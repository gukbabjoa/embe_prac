==> flow/design.v <==
module sdiv(clk, reset, start, word1, word2, quotient, remainder, ready);
	input clk, reset, start;
	input [7:0] word1;
	input [3:0] word2;
	output [3:0] quotient, remainder;
	output ready;
	wire load, shift, subshift, sub; 
	wire lt;
	reg [7:0] dividend; 
	reg [3:0] divisor; 
	reg sign; 
	wire [4:0] diff, edivisor; 
	assign edivisor = {divisor[3], divisor}; 
	assign diff = (dividend[7]^divisor[3]) ? (dividend[7:3] + edivisor)
						: (dividend[7:3] - edivisor);
	assign lt = (dividend[7]^diff[4]) && (diff != 4'b0); 
	always @ (posedge clk) begin
		if (load) begin
			dividend <= word1; divisor <= word2;
			sign <= word1[7] ^ word2[3];
			end
		else if (shift) dividend <= {dividend[6:0], 1'b0}; 
		else if (subshift) dividend <= {diff[3:0], dividend[2:0], 1'b1}; 
	end
	assign quotient = sign ? -dividend[3:0] : dividend[3:0];
	assign remainder = dividend[7:4];
	reg overflow;
	reg state;
	localparam S0 = 0, S1 = 1;
	reg [1:0] count;
	always @ (posedge clk, negedge reset) 
		if (~reset) begin state <= S0; count <= 0; end
		else
			case (state)
				S0: if (start) begin state <= S1; count <= 3; end
				S1: if (count==0) state <= S0;
			else count <= count - 1;
		endcase
	assign load = (state==S0) && start;
	assign shift = (state==S1) && lt;
	assign subshift = (state==S1) && ~lt;
	assign ready = (state==S0) && reset;
endmodule
# --- Step by step through the tools: sdiv ---
# Tool output for the design above, in the order of the flow.
# Lines are those of the file above, counted from 1.
# Operators: Yosys type, input widths -> output width; for muxes data width and select width s.
# Library cell names are shortened.
design:
  design: "sdiv"
  clock: "clk"
  cell_library: "sky130hd"
  lib_corner: "tt_025C_1v80"

# --- Elaborated design ---
# Counts by Yosys on the flattened word-level netlist (proc, flatten, opt, wreduce; memories kept). Register bits leave out memories and registers merged into their read ports (data or address). Print and check cells are left out. Cells with the same type and inputs are merged into one.
word_totals:
  register_bits: 16
op_classes:
  n_addsub: 4
  n_eq: 2
  muxes: 11
  n_reduce_logical: 9
  n_logic: 5
ops:
  columns: ["op", "count"]
  rows:
  - ["$mux 8", 3]
  - ["$logic_and 1x1->1", 5]
  - ["$add 5x5->5", 1]
  - ["$sub 5x5->5", 1]
  - ["$reduce_bool 5->1", 1]
  - ["$mux 5", 1]
  - ["$ne 2x2->1 const B", 2]
  - ["$neg 4->4", 1]
  - ["$pmux 2 s2", 1]
  - ["$mux 4", 1]
  - ["$mux 2", 2]
  - ["$xor 1x1->1", 3]
  - ["$reduce_bool 3->1", 1]
  - ["$not 1->1", 2]
  - ["$sub 2x1->2 const B", 1]
  - ["$logic_not 2->1", 1]
  - ["$reduce_and 2->1", 1]
  - ["$pmux 1 s2", 1]
  - ["$mux 1", 2]

# --- Depth ---
# Longest topological path by Yosys (ltp), each cell counted once; first at word level (registers and memories cut), then after technology mapping (sequential cells cut; the memories' decode and read muxes count).
logic_depth:
  ltp_word: 9
  ABC_AREA: 0
  ltp_mapped: 11
  mapped_depth_nobuf: 10

# --- After synthesis ---
# Source: synth_stat.txt of the flow (Yosys; design flattened, memories mapped). It holds for the ABC_AREA given above (unset counts as 0); a run with the other value may have another netlist.
# The area totals of this step are shown rounded.
synth_totals:
  ffs: 16
  cell_count: 113
  seqArea_um2: 470
  yosys_area_um2: 1100
types:
  columns: ["cell", "count", "area_total_um2"]
  rows:
  - ["edfxtp_1", 13, 390.374]
  - ["ha_1", 8, 100.096]
  - ["dfrtp_1", 3, 75.072]
  - ["xnor2_1", 6, 52.55]
  - ["inv_1", 11, 41.29]
  - ["nand2_1", 11, 41.29]
  - ["buf_4", 5, 37.536]
  - ["xnor2_4", 1, 27.526]
  - ["o32ai_1", 3, 26.275]
  - ["o21ai_0", 5, 25.024]
  - ["a211oi_1", 3, 22.522]
  - ["nor2_1", 6, 22.522]
  - ["a221o_1", 2, 20.019]
  - ["fa_1", 1, 20.019]
  - ["o32a_1", 2, 20.019]
  - ["nand2b_1", 3, 18.768]
  - ["or2_2", 3, 18.768]
  - ["xor2_1", 2, 17.517]
# Other cell types: 19; their cells: 25.

# --- Timing after synthesis ---
# OpenSTA on the mapped netlist: ideal clock, no wires. The path of least setup slack (recovery checks aside). Input and output delay are each 20% of the period. Register names are those of the netlist, which keeps one name where synthesis merged equal registers.
synth_path:
  path_kind: "flip-flop to flip-flop"
  startpoint: "register dividend[7]"
  endpoint: "register dividend[5]"
  t_arrival_ps: 2530
  setup_slack_ps: 1954
  period_ps: 4740
  t_first_pin_ps: 0
  required_ps: 4484
  setup_ps: 256
  path_stages: 11
  delay_ps: 2786
  period_less_setup_slack_ps: 2786
# "delay_ps" is the arrival time less input delay plus setup time.
# "path_stages": output pins that drive a net of the path, with the launching flip-flop's if there is one; two outputs of one cell count as two.
# "period_less_setup_slack_ps" = period - worst setup slack (recovery checks aside). The figure is calculated, with input and output delays left at 20% of the set period.
# The rows between start and end are the longest chain of elaborated cells between them; the timing report does not say that the signal goes this way. Where chains are equally long, one stands for them.
# A line is the first line of the expression or statement that the cell stems from. Yosys adds cells for indexed reads and writes and turns some case tables into memories.
# At most two assigning lines are given for a register; there are more.
# Ways into the end's enable are left out, as the timed path ends at the data pin.
synth_via:
  cell_sequence: "edfxtp_1 -> xnor2_1 -> nor2_1 -> a21o_1 -> inv_1 -> fa_1 -> nor4bb_1 -> and4_1 -> or2_1 -> o32a_1 -> a22o_1"
  elab_chain_cells: 9
  cells_between: 13
  lines_between: 8
  cone_classes: "add/sub (2); mux (4); logic (3); reduce/logical (4)"
synth_rtl:
  columns: ["element", "line", "text"]
  rows:
  - ["start: declaration", 9, "reg [7:0] dividend;"]
  - ["start: assignment", 19, "dividend <= word1; divisor <= word2;"]
  - ["start: assignment", 22, "else if (shift) dividend <= {dividend[6:0], 1'b0};"]
  - ["$sub 5x5->5", 15, ": (dividend[7:3] - edivisor);"]
  - ["$mux 5", 14, "assign diff = (dividend[7]^divisor[3]) ? (dividend[7:3] + edivisor)"]
  - ["$xor 1x1->1", 16, "assign lt = (dividend[7]^diff[4]) && (diff != 4'b0);"]
  - ["$logic_and 1x1->1", 16, null]
  - ["$not 1->1", 41, "assign subshift = (state==S1) && ~lt;"]
  - ["$logic_and 1x1->1", 41, null]
  - ["$mux 8", 23, "else if (subshift) dividend <= {diff[3:0], dividend[2:0], 1'b1};"]
  - ["$mux 8", 22, null]
  - ["$mux 8", 18, "if (load) begin"]
  - ["end: assignment", 19, null]
  - ["end: assignment", 22, null]
  - ["end: declaration", 9, null]

# --- Worst path after layout ---
# Path of least setup slack in the final report of stored run 1 (OpenROAD, finished layout, wires in). Where an end is a register, its clock arrival counts in the times.
# The report prints the path's times to 10 ps; the period is as set.
layout_path:
  path_kind: "flip-flop to flip-flop"
  startpoint: "register divisor[1]"
  endpoint: "register dividend[5]"
  path_stages: 11
  setup_ps: 230
  required_ps: 1920
  t_first_pin_ps: 290
  period_ps: 1880
  setup_slack_ps: -850
  t_arrival_ps: 2780
# The rows between start and end are the longest chain of elaborated cells between them; the timing report does not say that the signal goes this way. Where chains are equally long, one stands for them.
# At most two assigning lines are given for a register; there are more.
# Ways into the end's enable are left out, as the timed path ends at the data pin.
layout_via:
  cell_sequence: "edfxtp_1 -> inv_1 -> ha_1 -> a21o_1 -> inv_2 -> fa_2 -> nor4bb_4 -> and4_1 -> or2_4 -> o32a_1 -> a22o_1"
  elab_chain_cells: 9
  cells_between: 12
  lines_between: 8
  cone_classes: "add/sub (2); mux (4); logic (2); reduce/logical (4)"
layout_rtl:
  columns: ["element", "line", "text"]
  rows:
  - ["start: declaration", 10, "reg [3:0] divisor;"]
  - ["start: assignment", 19, "dividend <= word1; divisor <= word2;"]
  - ["$sub 5x5->5", 15, ": (dividend[7:3] - edivisor);"]
  - ["$mux 5", 14, "assign diff = (dividend[7]^divisor[3]) ? (dividend[7:3] + edivisor)"]
  - ["$xor 1x1->1", 16, "assign lt = (dividend[7]^diff[4]) && (diff != 4'b0);"]
  - ["$logic_and 1x1->1", 16, null]
  - ["$not 1->1", 41, "assign subshift = (state==S1) && ~lt;"]
  - ["$logic_and 1x1->1", 41, null]
  - ["$mux 8", 23, "else if (subshift) dividend <= {diff[3:0], dividend[2:0], 1'b1};"]
  - ["$mux 8", 22, "else if (shift) dividend <= {dividend[6:0], 1'b0};"]
  - ["$mux 8", 18, "if (load) begin"]
  - ["end: assignment", 19, null]
  - ["end: assignment", 22, null]
  - ["end: declaration", 9, "reg [7:0] dividend;"]

==> results <==
Design sdiv on sky130hd. What follows are 2 stored runs of the flow, each under its own settings; their order means nothing. The constraints put input and output delay at 20% of the set period each and load the outputs with 0.01 pF.
By "period_less_ws_ps" is meant the clock period of the run minus its worst setup slack. This is arithmetic on one report: input and output delays are still those of the set period (20% each).
By "worst_path_allowed_less_slack_ps" is meant the share of the clock period that the worst setup path is allowed (20% is reserved at inputs, 20% at outputs), minus its slack. Clock arrival times at its registers enter into it.
"totalPower_mw" rests on the timing tool's default activity at the inputs, not on a simulated workload.
"worst_path_allowed_less_slack_ps" is known to 10 ps.
Values from the reports are rounded here.

--- stored run 1 ---
==> flow/run.sh <==
#!/bin/bash
# the make line also repeats the synthesis and layout settings of config.mk as NAME=value (left out here)
make -C /OpenROAD-flow-scripts/flow DESIGN_CONFIG=/design/flow/config.mk WORK_HOME=/design/flow/orfs CLKGATE_MAP_FILE= finish
==> flow/config.mk <==
export PLATFORM = sky130hd
export DESIGN_NAME = sdiv
export DESIGN_NICKNAME = sdiv
export VERILOG_FILES = /design/flow/design.v
export SDC_FILE = /design/flow/constraint.sdc
export NUM_CORES = 4
export LEC_CHECK = 0
export CAP_MARGIN = 20
export CELL_PAD_IN_SITES_DETAIL_PLACEMENT = 0
export CORE_ASPECT_RATIO = 0.84
export CORE_MARGIN = 8
export CORE_UTILIZATION = 39
export CTS_CLUSTER_DIAMETER = 49
export CTS_CLUSTER_SIZE = 54
export HOLD_SLACK_MARGIN = -0.02
export PLACE_DENSITY_LB_ADDON = 0.27
export SLEW_MARGIN = 15
export TNS_END_PERCENT = 20
==> flow/constraint.sdc <==
create_clock -name core_clock -period 1.88 [get_ports {clk}]
set_input_delay 0.3760 -clock core_clock [delete_from_list [all_inputs] [get_ports {clk}]]
set_output_delay 0.3760 -clock core_clock [all_outputs]
set_load 0.01 [all_outputs]

==> results, as YAML <==
results:
  totalPower_mw: 3.4
  period_less_ws_ps: 2734
  design.die.area_um2: 4900
  post_synth_area_um2: 1100
  util_pct: 57
  worst_setup_slack_ps: -850
  stdcell_area_um2: 1600
  worst_path_allowed_less_slack_ps: 2730
  worst_path_kind: "flip-flop to flip-flop"
  setup_tns_ps: -4000

--- stored run 2 ---
==> flow/run.sh <==
#!/bin/bash
# the make line also repeats the synthesis and layout settings of config.mk as NAME=value (left out here)
make -C /OpenROAD-flow-scripts/flow DESIGN_CONFIG=/design/flow/config.mk WORK_HOME=/design/flow/orfs CLKGATE_MAP_FILE= finish
==> flow/config.mk <==
export PLATFORM = sky130hd
export DESIGN_NAME = sdiv
export DESIGN_NICKNAME = sdiv
export VERILOG_FILES = /design/flow/design.v
export SDC_FILE = /design/flow/constraint.sdc
export NUM_CORES = 4
export LEC_CHECK = 0
export CAP_MARGIN = 20
export CORE_MARGIN = 2
export CORE_UTILIZATION = 38
export CTS_CLUSTER_SIZE = 93
export GPL_ROUTABILITY_DRIVEN = 1
export MAX_ROUTING_LAYER = met5
export PLACE_DENSITY_LB_ADDON = 0.25
export SETUP_SLACK_MARGIN = 0.46
export SLEW_MARGIN = 20
==> flow/constraint.sdc <==
create_clock -name core_clock -period 2.11 [get_ports {clk}]
set_input_delay 0.4220 -clock core_clock [delete_from_list [all_inputs] [get_ports {clk}]]
set_output_delay 0.4220 -clock core_clock [all_outputs]
set_load 0.01 [all_outputs]

==> results, as YAML <==
results:
  totalPower_mw: 3.5
  period_less_ws_ps: 2677
  design.die.area_um2: 3500
  post_synth_area_um2: 1100
  util_pct: 65
  worst_setup_slack_ps: -570
  stdcell_area_um2: 1800
  worst_path_allowed_less_slack_ps: 2680
  worst_path_kind: "flip-flop to flip-flop"
  setup_tns_ps: -2700
