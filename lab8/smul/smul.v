==> flow/design.v <==
module smul(clk, reset, start, word1, word2, product, ready);
	input clk, reset, start;
	input [3:0] word1, word2;
	output [7:0] product;
	output ready;
	wire m0; 
	wire load, shift, addshift; 
	wire sub; 
	reg [7:0] product;
	reg [3:0] multiplicand;
	wire[4:0] sum;  
	wire[4:0] emcand, eprod;
	assign m0 = product[0];
	assign eprod = {product[7], product[7:4]}; 
	assign emcand = {multiplicand[3],multiplicand}; 
	assign sum = sub ? (eprod - emcand) : (eprod + emcand);
	always @ (posedge clk) begin
		if (load) begin
			multiplicand <= word1;
			product <= {4'b0, word2}; 
		end
		else if (addshift) product <= {sum, product[3:1]};
		else if (shift) product <= {product[7], product[7:1]}; 
	end
	localparam S0=0, S1=1;
	reg state;
	reg [1:0] count;
	always @ (posedge clk, negedge reset) 
		if (~reset) state <= S0;
		else
			case (state)
			S0: if (start) begin state <= S1; count <= 3; end
			S1: if (count==0) state <= S0;
			else count <= count - 1;
			endcase
	assign load = (state==S0) && start;
	assign shift = (state==S1) && ~m0;
	assign addshift = (state==S1) && m0;
	assign ready = (state==S0) && reset;
	assign sub = (state==S1) && (count==0); 
endmodule
Tool chain data of smul --
What the tools print for smul, step after step. Line numbers count from 1 in the design file above. Operators: Yosys type, input widths -> output width; for muxes data width and select width s. Library cell names are shortened. A cell with -- has no value.
Inputs: top smul, clock input clk, cell library sky130hd, timing corner tt_025C_1v80

Word-level counts --
Source: Yosys, flattened and elaborated, memories not mapped. Widths are those after wreduce. Registers that Yosys merges into a memory's read port (data or address) are not register bits. Print and check cells do not count. Equal cells are merged and count once.
Word-level totals: memories kept 0, bits in registers 15, output and inout port bits 9, input bits 11, cells after elaboration 32, latch bits 0, bits in read-only memories 0, memory bits (writable) 0, clocked read ports x word width 0
Cells by class: mux-type cells 10, $mul 0, $add $sub $neg 3, divide/modulo/power cells 0, order comparisons 0, equality and inequality tests 2, bitwise logic cells 2, shift-type cells 0, reduce/logical cells 9
Operator list (count):
- $mux 8 | 1
- $mux 7 | 1
- $logic_and 1x1->1 | 5
- $add 4x4->5 | 1
- $sub 4x4->5 | 1
- $mux 5 | 1
- $ne 2x2->1 const B | 2
- $pmux 2 s2 | 1
- $mux 4 | 1
- $mux 2 | 2
- $reduce_and 3->1 | 1
- $reduce_bool 3->1 | 1
- $not 1->1 | 2
- $sub 2x1->2 const B | 1
- $logic_not 2->1 | 1
- $reduce_bool 2->1 | 1
- $pmux 1 s2 | 1
- $mux 1 | 2

Longest topological paths --
Longest topological path by Yosys (ltp), each cell counted once; first at word level (registers and memories cut), then after technology mapping (sequential cells cut; the memories' decode and read muxes count).
Logic depth: depth after elaboration 5, ABC_AREA 0, gate-level depth with buffers 11, mapped depth without buffers 11

Netlist --
Source: synth_stat.txt of the flow (Yosys; design flattened, memories mapped). It holds for the ABC_AREA given above (unset counts as 0); a run with the other value may have another netlist. Totals and module areas in this step are rounded.
Mapped netlist: buffer cells 3, mapped flip-flops 15, cells in the netlist 81, mapped area 853 um^2, sequential area 405 um^2
Cells by type:
- edfxtp_1 | count 10, area in all 300.288 um^2
- dfxtp_1 | count 4, area in all 80.077 um^2
- ha_1 | count 6, area in all 75.072 um^2
- mux2_2 | count 4, area in all 45.043 um^2
- inv_1 | count 11, area in all 41.29 um^2
- o31ai_1 | count 4, area in all 30.029 um^2
- nand2_1 | count 7, area in all 26.275 um^2
- dfrtp_1 | count 1, area in all 25.024 um^2
- nor2b_1 | count 4, area in all 25.024 um^2
- a21oi_1 | count 4, area in all 20.019 um^2
- fa_1 | count 1, area in all 20.019 um^2
- xnor2_1 | count 2, area in all 17.517 um^2
- xor2_1 | count 2, area in all 17.517 um^2
- nor2_1 | count 4, area in all 15.014 um^2
- o21ai_0 | count 3, area in all 15.014 um^2
- and3_1 | count 2, area in all 12.512 um^2
- nor3_2 | count 1, area in all 10.01 um^2
- o211a_1 | count 1, area in all 10.01 um^2
Not listed: further types 9, cells in them 10.

Path before layout --
Source: OpenSTA report_checks on the synthesized netlist (no wires, ideal clock, input and output delay 20% of the period each), path of least setup slack; recovery checks are left aside. Register names are those of the netlist, which keeps one name where synthesis merged equal registers.
Path post-synthesis: path type reg2reg, start point register state, end point register (name not given), stages on the path 11, clock period 2.44 ns, delay of the path 2.307 ns, time at the first pin 0.000 ns, slack 0.132 ns, buffers on the path 1, data arrival time 2.236 ns, setup time 0.071 ns, data required time 2.369 ns, synthesis period reached 2.308 ns
"delay of the path" = arrival - input delay + setup time. "stages on the path": output pins that drive a net of the path, with the launching flip-flop's if there is one; two outputs of one cell count as two. "synthesis period reached" is the clock period less the worst setup slack; recovery checks do not enter. This is arithmetic on one report: input and output delays are still those of the set period (20% each). Between the ends stands the longest chain of elaborated cells between them, by number of cells; it is not shown to be the way that was timed. Of several equally long chains one is given. A line is the first line of the expression or statement that the cell stems from. Yosys adds cells for indexed reads and writes and turns some case tables into memories. At most two assigning lines are given for a register; there are more.
Between the ends, post-synthesis: cell sequence dfrtp_1 clkbuf_1 nand2_1 nand2_1 o21ai_0 fa_1 nor2b_1 o21ai_1 o211a_1 or4_1 a21oi_1, cells in the longest elaborated chain 3, elaborated cells on any way between the ends 6, those cells by class mux (2); logic (1); reduce/logical (3)
RTL lines, path post-synthesis:
- from (decl) | line 26 | reg state;
- from (assign) | line 29 | if (~reset) state <= S0;
- from (assign) | line 32 | S0: if (start) begin state <= S1; count <= 3; end
- $logic_and 1x1->1 | line 40 | assign sub = (state==S1) && (count==0);
- $mux 5 | line 16 | assign sum = sub ? (eprod - emcand) : (eprod + emcand);
- $mux 8 | line 22
- to (assign) | line 22
- to (assign) | line 23
- to (decl) | line 4

Path in the finished layout --
Path of least setup slack in the final report of entry A (OpenROAD, finished layout, wires in). Where an end is a register, its clock arrival counts in the times.
Path post-layout: path type reg2reg, start point register count[1], end point register (name not given), clock period 1.93 ns, stages on the path 12, setup time 0.06 ns, buffers on the path 0, time at the first pin 0.28 ns, data required time 2.15 ns, slack -0.34 ns, data arrival time 2.48 ns
Between the ends stands the longest chain of elaborated cells between them, by number of cells; it is not shown to be the way that was timed. Of several equally long chains one is given.
Between the ends, post-layout: cell sequence edfxtp_1 inv_1 ha_4 and2_4 nor2_2 xnor2_2 ha_1 nor2b_2 o21ai_2 a211oi_2 or4_1 a21oi_1, cells in the longest elaborated chain 4, elaborated cells on any way between the ends 4, those cells by class mux (2); reduce/logical (2)
RTL lines, path post-layout:
- from (decl) | line 27 | reg [1:0] count;
- from (assign) | line 32 | S0: if (start) begin state <= S1; count <= 3; end
- from (assign) | line 34 | else count <= count - 1;
- $logic_not 2->1 | line 40 | assign sub = (state==S1) && (count==0);
- $logic_and 1x1->1 | line 40
- $mux 5 | line 16 | assign sum = sub ? (eprod - emcand) : (eprod + emcand);
- $mux 8 | line 22
- to (assign) | line 22
- to (assign) | line 23
- to (decl) | line 4

FLOW RESULTS
============

Module smul, platform sky130hd: 2 stored runs of the flow (Yosys, OpenROAD) with differing settings, in no particular order. Input and output delays are each 20% of the period that was set; the output load is 0.01 pF.
"achieved clock period": clock period set for the run, less the worst setup slack. It is reckoned from that one timing run; input and output delays stay at 20% of the period that was set.
By "worst setup path time" is meant the share of the clock period that the worst setup path is allowed (20% is reserved at inputs, 20% at outputs), minus its slack. Clock arrival times at its registers enter into it.
"power" is the tool's figure for a default switching activity; nothing was simulated.
Values from the reports are rounded here.
[entry A] settings: period_ns=1.93, CAP_MARGIN=20, CORE_MARGIN=2, CORE_UTILIZATION=40, SLEW_MARGIN=20
[entry A] result: chip area after synthesis (Yosys) 853 um^2, die area 2520 um^2, standard-cell area of the final layout 1320 um^2, utilization 66.4 %, worst setup slack after layout -0.335 ns, total negative slack -0.414 ns, power 2150 µW, achieved clock period 2.265 ns, worst setup path time 2.27 ns, worst setup path kind reg2reg
[entry B] settings: period_ns=3.7, CORE_UTILIZATION=27, SETUP_SLACK_MARGIN=0.46, CORE_ASPECT_RATIO=1.6, CELL_PAD_IN_SITES_GLOBAL_PLACEMENT=2, TNS_END_PERCENT=5, CAP_MARGIN=40, SLEW_MARGIN=35, MIN_ROUTING_LAYER=met2, CORE_MARGIN=2
[entry B] result: chip area after synthesis (Yosys) 853 um^2, die area 3640 um^2, standard-cell area of the final layout 1130 um^2, utilization 38.1 %, worst setup slack after layout 1.05 ns, total negative slack 0.000 ns, power 963 µW, achieved clock period 2.646 ns, worst setup path time 1.17 ns, worst setup path kind in2out
