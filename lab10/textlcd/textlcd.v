==> flow/design.v <==
module textlcd(CLOCK_50, KEY, SW,LCD_RS, LCD_RW, LCD_EN, LCD_DATA, LCD_ON, LCD_BLON);
	input CLOCK_50; 
	input [3:0] KEY; 
	input [7:0] SW;
	output LCD_RS, LCD_RW, LCD_EN;
	output [7:0] LCD_DATA;
	output LCD_ON, LCD_BLON;
	wire start, RS, done;
	wire [7:0] data;
	wire CS = 1'b1;
	wire clk_50 = CLOCK_50;
	wire reset = ~KEY[0];
	lcd_test u1 (clk_50, reset, SW[7:0] ,start, RS, data, done);
	lcd_controller u2 (clk_50, reset, start, CS, RS, data, done, LCD_RS, LCD_RW, LCD_EN, LCD_DATA);
	assign LCD_ON = 1'b1;
	assign LCD_BLON = 1'b1;
endmodule
module lcd_controller(clk, reset, start, CS, RS, data, done, LCD_RS, LCD_RW, LCD_E, LCD_data);
	input clk; 
	input reset, start;
	input CS, RS;
	input [7:0] data;
	output done;
	output LCD_RS, LCD_RW, LCD_E;
	output [7:0] LCD_data;
	reg [2:0] state;
	reg [3:0] count;
	localparam S0=0, S1=1, S2=2, S3=4, S4=3;
	localparam PW_E = 12; 
	assign LCD_RS = RS; 
	assign LCD_RW = 1'b0; 
	assign LCD_data = data; 
	always @(posedge clk or posedge reset) begin
	if (reset) state <= S0;
	else
		case (state)
			S0: if (start & CS) state <= S1;
			S1: state <= S2;
			S2: begin state <= S3; count <= PW_E - 1; end
			S3: if (count == 0) state<= S4;
			else count <= count - 1;
			S4: state <= S0;
			default: state <= S0;
		endcase
	end
	assign LCD_E = (state==S3);
	assign done = (state==S4);
endmodule
module lcd_test(clk, reset, SW,start, RS, data, done);
	input clk;
	input reset;
	input [7:0] SW;
	output start, RS;
	output [7:0] data;
	input done;
	reg [5:0] index;
	reg [7:0] data;
	reg [1:0] state;
	reg [17:0] count;
	reg RS, halt, jump;
	wire start;
	localparam DELAY = 4_100_000 / 20;
	localparam INIT = 0;
	localparam LINE1 = INIT + 4;
	localparam LINE2 = LINE1 + 2;
	localparam LAST = LINE2 + 2;
	localparam S0=0, S1=1, S2=2, S3=3;
	always @(posedge clk or posedge reset) begin
		 if (reset) begin
			  state <= S0;
			  count <= 0;
			  index <= INIT;
		 end
		 else begin
			  case (state)
					S0: if (~halt) state <= S1;
					S1: state <= S2;
					S2: if (done) begin
						 state <= S3;
						 if(jump) index <= LINE1;
						 else index <= index + 1;
						 count <= DELAY;
					end
					S3: if (count == 0) state <= S0;
						 else count <= count - 1;
					default: state <= S0;
			  endcase
		 end
	end
	assign start = (state == S1);
	always @* begin
		 data = 8'b0;
		 halt = 0; jump = 0;
		 RS = 1;
		 case (index)
			  INIT:       begin data = 8'b0011_1100; RS = 0; end
			  INIT+1:     begin data = 8'b0000_1100; RS = 0; end
			  INIT+2:     begin data = 8'b0000_0110; RS = 0; end
			  INIT+3:     begin data = 8'b0000_0001; RS = 0; end
			  LINE1:      begin data = 8'b1000_0000; RS = 0; end
			  LINE1+1:    data = (SW[7:4]< 10)?{4'b0011,SW[7:4]} : "*";
			  LINE2:      begin data = 8'b1100_0000; RS = 0; end
			  LINE2+1:    begin data = (SW[3:0]< 10)?{4'b0011,SW[3:0]} : "*"; jump = 1;end
			  LAST:       halt = 1;
			  default:    halt = 1;
		 endcase
	end
endmodule
### Step by step through the tools: textlcd

What the tools print for textlcd, step after step.
Lines are those of the file above, counted from 1.
Operators carry their Yosys type and port widths (W data, S select, Z words).
A cell with - has no value.

* design top: textlcd
* clock port: CLOCK_50
* cell library: sky130hd
* library corner: tt_025C_1v80

### Word-level counts

Counts by Yosys on the flattened word-level netlist (proc, flatten, opt, wreduce; memories kept). Register bits leave out memories and registers merged into their read ports (data or address). Print and check cells are left out. Cells with the same type and inputs are merged into one.

* register bits after elaboration: 33
* latch bits: 0
* memory bits (writable): 0
* ROM bits: 0
* clocked read ports x word width: 0
* memories kept: 0
* bits of input ports: 13
* output and inout port bits: 13

* $add $sub $neg: 3
* multiply operators: 0
* div/mod/pow operators: 0
* magnitude comparators: 2
* equal/unequal tests: 21
* shifts and indexed selects: 0
* muxes and demuxes: 19
* bitwise gates (word level): 0
* reduce/logical cells: 15

Operator list (count)
* $pmux W8 S8: 1
* $pmux W18 S2: 1
* $mux W18: 2
* $eq A6 B3 Y1 const B: 4
* $sub A18 B1 Y18 const B: 1
* $logic_not A18 Y1: 1
* $eq A6 B2 Y1 const B: 2
* $pmux W3 S4: 1
* $mux W5: 2
* $ne A2 B2 Y1 const B: 4
* $lt A4 B4 Y1 const B: 2
* $reduce_or A8 Y1: 1
* $pmux W4 S2: 1
* $pmux W2 S4: 1
* $ne A2 B1 Y1 const B: 3
* $eq A3 B2 Y1 const B: 2
* $reduce_and A3 Y1: 2
* $add A6 B1 Y6 const B: 1
* $eq A6 B1 Y1 const B: 1
* $logic_not A6 Y1: 1
* $reduce_or A6 Y1: 1
* $mux W6: 1
* $mux W3: 2
* $mux W2: 3
* $eq A2 B2 Y1 const B: 2
* $reduce_and A2 Y1: 2
* $reduce_bool A2 Y1: 2
* $sub A4 B1 Y4 const B: 1

Not listed: further kinds 10, cells in them 12.

### Depth

Depth = most cells in a row (Yosys ltp): at word level without a register or memory, in the mapped netlist without a sequential cell, where the memories' decode and read muxes count.

* depth after elaboration: 5
* ABC_AREA: 1
* mapped depth: 9
* gate-level depth less buffers: 9

### Netlist

The flow's flattened synthesis, as Yosys stat reports it; memories are mapped. The netlist is that of the ABC_AREA named above (0 if unset); the other value can give another one.
Totals and module areas in this step are rounded.

* cells in the netlist: 317
* cell area after synthesis: 2280 µm²
* flip-flop cells: 37

Cell types
* sky130_fd_sc_hd__dfrtp_1: count 31, total area 775.744 µm²
* sky130_fd_sc_hd__nand2_1: count 91, total area 341.578 µm²
* sky130_fd_sc_hd__nand3_1: count 41, total area 205.197 µm²
* sky130_fd_sc_hd__inv_1: count 44, total area 165.158 µm²
* sky130_fd_sc_hd__nor2_1: count 35, total area 131.376 µm²
* sky130_fd_sc_hd__edfxtp_1: count 4, total area 120.115 µm²
* sky130_fd_sc_hd__o21ai_0: count 23, total area 115.11 µm²
* sky130_fd_sc_hd__ha_1: count 6, total area 75.072 µm²
* sky130_fd_sc_hd__dfstp_2: count 2, total area 52.55 µm²
* sky130_fd_sc_hd__buf_6: count 4, total area 45.043 µm²
* sky130_fd_sc_hd__or2_2: count 5, total area 31.28 µm²
* sky130_fd_sc_hd__buf_4: count 3, total area 22.522 µm²
* sky130_fd_sc_hd__nor2_4: count 2, total area 22.522 µm²
* sky130_fd_sc_hd__o21bai_1: count 3, total area 22.522 µm²
* sky130_fd_sc_hd__a21oi_1: count 4, total area 20.019 µm²
* sky130_fd_sc_hd__xor2_1: count 2, total area 17.517 µm²
* sky130_fd_sc_hd__o211ai_1: count 2, total area 15.014 µm²
* sky130_fd_sc_hd__nand2_2: count 2, total area 12.512 µm²

Not listed: further types 10, cells in them 13.

### Timing after synthesis

Source: OpenSTA report_checks on the synthesized netlist (no wires, ideal clock, input and output delay 20% of the period each), path of least setup slack; recovery checks are left aside. Register names are those of the netlist, which keeps one name where synthesis merged equal registers.

* kind: input to output
* start: input port SW[2]
* end: output port LCD_DATA[4]
* clock period: 3.55 ns
* time at the first pin: 0.710 ns
* arrival time: 1.242 ns
* data required time: 2.840 ns
* path slack: 1.598 ns
* delay of the path: 0.532 ns
* stages: 3
* buffers on the path: 0
* synthesis period reached: 1.952 ns

"delay of the path" is the arrival time less input delay plus setup time.
A path that ends at an output port has no setup time.
"stages": output pins that drive a net of the path, with the launching flip-flop's if there is one; two outputs of one cell count as two.
"synthesis period reached" = period - worst setup slack (recovery checks aside). The figure is calculated, with input and output delays left at 20% of the set period.
The rows between start and end are the longest chain of elaborated cells between them; the timing report does not say that the signal goes this way. Where chains are equally long, one stands for them.
A line is the first line of the expression or statement that the cell stems from. Yosys adds cells for indexed reads and writes and turns some case tables into memories.

* cells stage by stage: sky130_fd_sc_hd__o21ai_0 sky130_fd_sc_hd__inv_1 sky130_fd_sc_hd__o221ai_1
* cells in the longest elaborated chain: 3
* elaborated cells on any way between the ends: 3
* those cells by class: 1 x compare; 2 x mux

RTL lines, path after synthesis
* from (decl): RTL line 4 `input [7:0] SW;`
* $lt A4 B4 Y1: RTL line 103 `LINE2+1: begin data = (SW[3:0]< 10)?{4'b0011,SW[3:0]} : "*"; jump = 1;end`
* $mux W5: RTL line 103
* $pmux W8 S8: RTL line 95 `case (index)`
* to (decl): RTL line 6 `output [7:0] LCD_DATA;`

### Timing after layout

Path of least setup slack in the final report of run A (OpenROAD, finished layout, wires in). Where an end is a register, its clock arrival counts in the times.

* kind: input to output
* start: input port SW[2]
* end: output port LCD_DATA[4]
* clock period: 4.29 ns
* time at the first pin: 0.86 ns
* arrival time: 2.38 ns
* data required time: 3.43 ns
* path slack: 1.05 ns
* stages: 5
* buffers on the path: 2

The rows between start and end are the longest chain of elaborated cells between them; the timing report does not say that the signal goes this way. Where chains are equally long, one stands for them.

* cells stage by stage: sky130_fd_sc_hd__clkdlybuf4s50_1 sky130_fd_sc_hd__o21ai_0 sky130_fd_sc_hd__inv_1 sky130_fd_sc_hd__o221ai_1 sky130_fd_sc_hd__clkdlybuf4s50_1
* cells in the longest elaborated chain: 3
* elaborated cells on any way between the ends: 3
* those cells by class: 1 x compare; 2 x mux

RTL lines, path after layout
* from (decl): RTL line 4 `input [7:0] SW;`
* $lt A4 B4 Y1: RTL line 103 `LINE2+1: begin data = (SW[3:0]< 10)?{4'b0011,SW[3:0]} : "*"; jump = 1;end`
* $mux W5: RTL line 103
* $pmux W8 S8: RTL line 95 `case (index)`
* to (decl): RTL line 6 `output [7:0] LCD_DATA;`

--- measured runs ---
textlcd through Yosys and OpenROAD on sky130hd: 2 stored runs, unordered, with their settings and measured results. The constraints put input and output delay at 20% of the set period each and load the outputs with 0.01 pF.
"time on the worst setup path" is the time allowed to the run's worst setup path (the clock period less input and output delay, where it has them) less its slack. Clock arrival times count: a late capture clock shortens it, a late launch clock lengthens it.
The measured numbers are rounded.

### Run A

==> flow/run.sh <==
#!/bin/bash
# the make line also repeats the synthesis and layout settings of config.mk as NAME=value (left out here)
make -C /OpenROAD-flow-scripts/flow DESIGN_CONFIG=/design/flow/config.mk WORK_HOME=/design/flow/orfs CLKGATE_MAP_FILE= finish
==> flow/config.mk <==
export PLATFORM = sky130hd
export DESIGN_NAME = textlcd
export DESIGN_NICKNAME = textlcd
export VERILOG_FILES = /design/flow/design.v
export SDC_FILE = /design/flow/constraint.sdc
export NUM_CORES = 4
export LEC_CHECK = 0
export ABC_AREA = 1
export CAP_MARGIN = 25
export CELL_PAD_IN_SITES_DETAIL_PLACEMENT = 1
export CELL_PAD_IN_SITES_GLOBAL_PLACEMENT = 1
export CORE_MARGIN = 8
export CORE_UTILIZATION = 17
export CTS_CLUSTER_SIZE = 50
export GPL_ROUTABILITY_DRIVEN = 0
export MAX_ROUTING_LAYER = met5
export PLACE_DENSITY_LB_ADDON = 0.19
export SETUP_SLACK_MARGIN = 0.31
export SLEW_MARGIN = 20
export TNS_END_PERCENT = 30
==> flow/constraint.sdc <==
create_clock -name core_clock -period 4.29 [get_ports {CLOCK_50}]
set_input_delay 0.8580 -clock core_clock [delete_from_list [all_inputs] [get_ports {CLOCK_50}]]
set_output_delay 0.8580 -clock core_clock [all_outputs]
set_load 0.01 [all_outputs]

Results of run A:
- Yosys chip area after synthesis: 2,280 µm²
- Die size: 17,400 µm²
- Utilization after layout: 21.1%
- Lowest setup slack: 1.05 ns
- Final setup TNS: 0.000 ns
- Final worst hold slack: 0.350 ns
- Time on the worst setup path: 1.53 ns
- Class of the worst setup path: input to output

### Run B

==> flow/run.sh <==
#!/bin/bash
# the make line also repeats the synthesis and layout settings of config.mk as NAME=value (left out here)
make -C /OpenROAD-flow-scripts/flow DESIGN_CONFIG=/design/flow/config.mk WORK_HOME=/design/flow/orfs CLKGATE_MAP_FILE= finish
==> flow/config.mk <==
export PLATFORM = sky130hd
export DESIGN_NAME = textlcd
export DESIGN_NICKNAME = textlcd
export VERILOG_FILES = /design/flow/design.v
export SDC_FILE = /design/flow/constraint.sdc
export NUM_CORES = 4
export LEC_CHECK = 0
export ABC_AREA = 1
export CAP_MARGIN = 35
export CELL_PAD_IN_SITES_GLOBAL_PLACEMENT = 0
export CORE_MARGIN = 4
export CORE_UTILIZATION = 57
export CTS_CLUSTER_DIAMETER = 192
export CTS_CLUSTER_SIZE = 12
export PLACE_DENSITY = 0.72
export SETUP_SLACK_MARGIN = 0.32
export SLEW_MARGIN = 20
export TNS_END_PERCENT = 35
==> flow/constraint.sdc <==
create_clock -name core_clock -period 1.66 [get_ports {CLOCK_50}]
set_input_delay 0.3320 -clock core_clock [delete_from_list [all_inputs] [get_ports {CLOCK_50}]]
set_output_delay 0.3320 -clock core_clock [all_outputs]
set_load 0.01 [all_outputs]

Results of run B:
- Yosys chip area after synthesis: 2,280 µm²
- Die size: 5,070 µm²
- Utilization after layout: 94.2%
- Lowest setup slack: -0.345 ns
- Final setup TNS: -2.28 ns
- Final worst hold slack: 0.372 ns
- Time on the worst setup path: 1.67 ns
- Class of the worst setup path: register to output
--- end ---
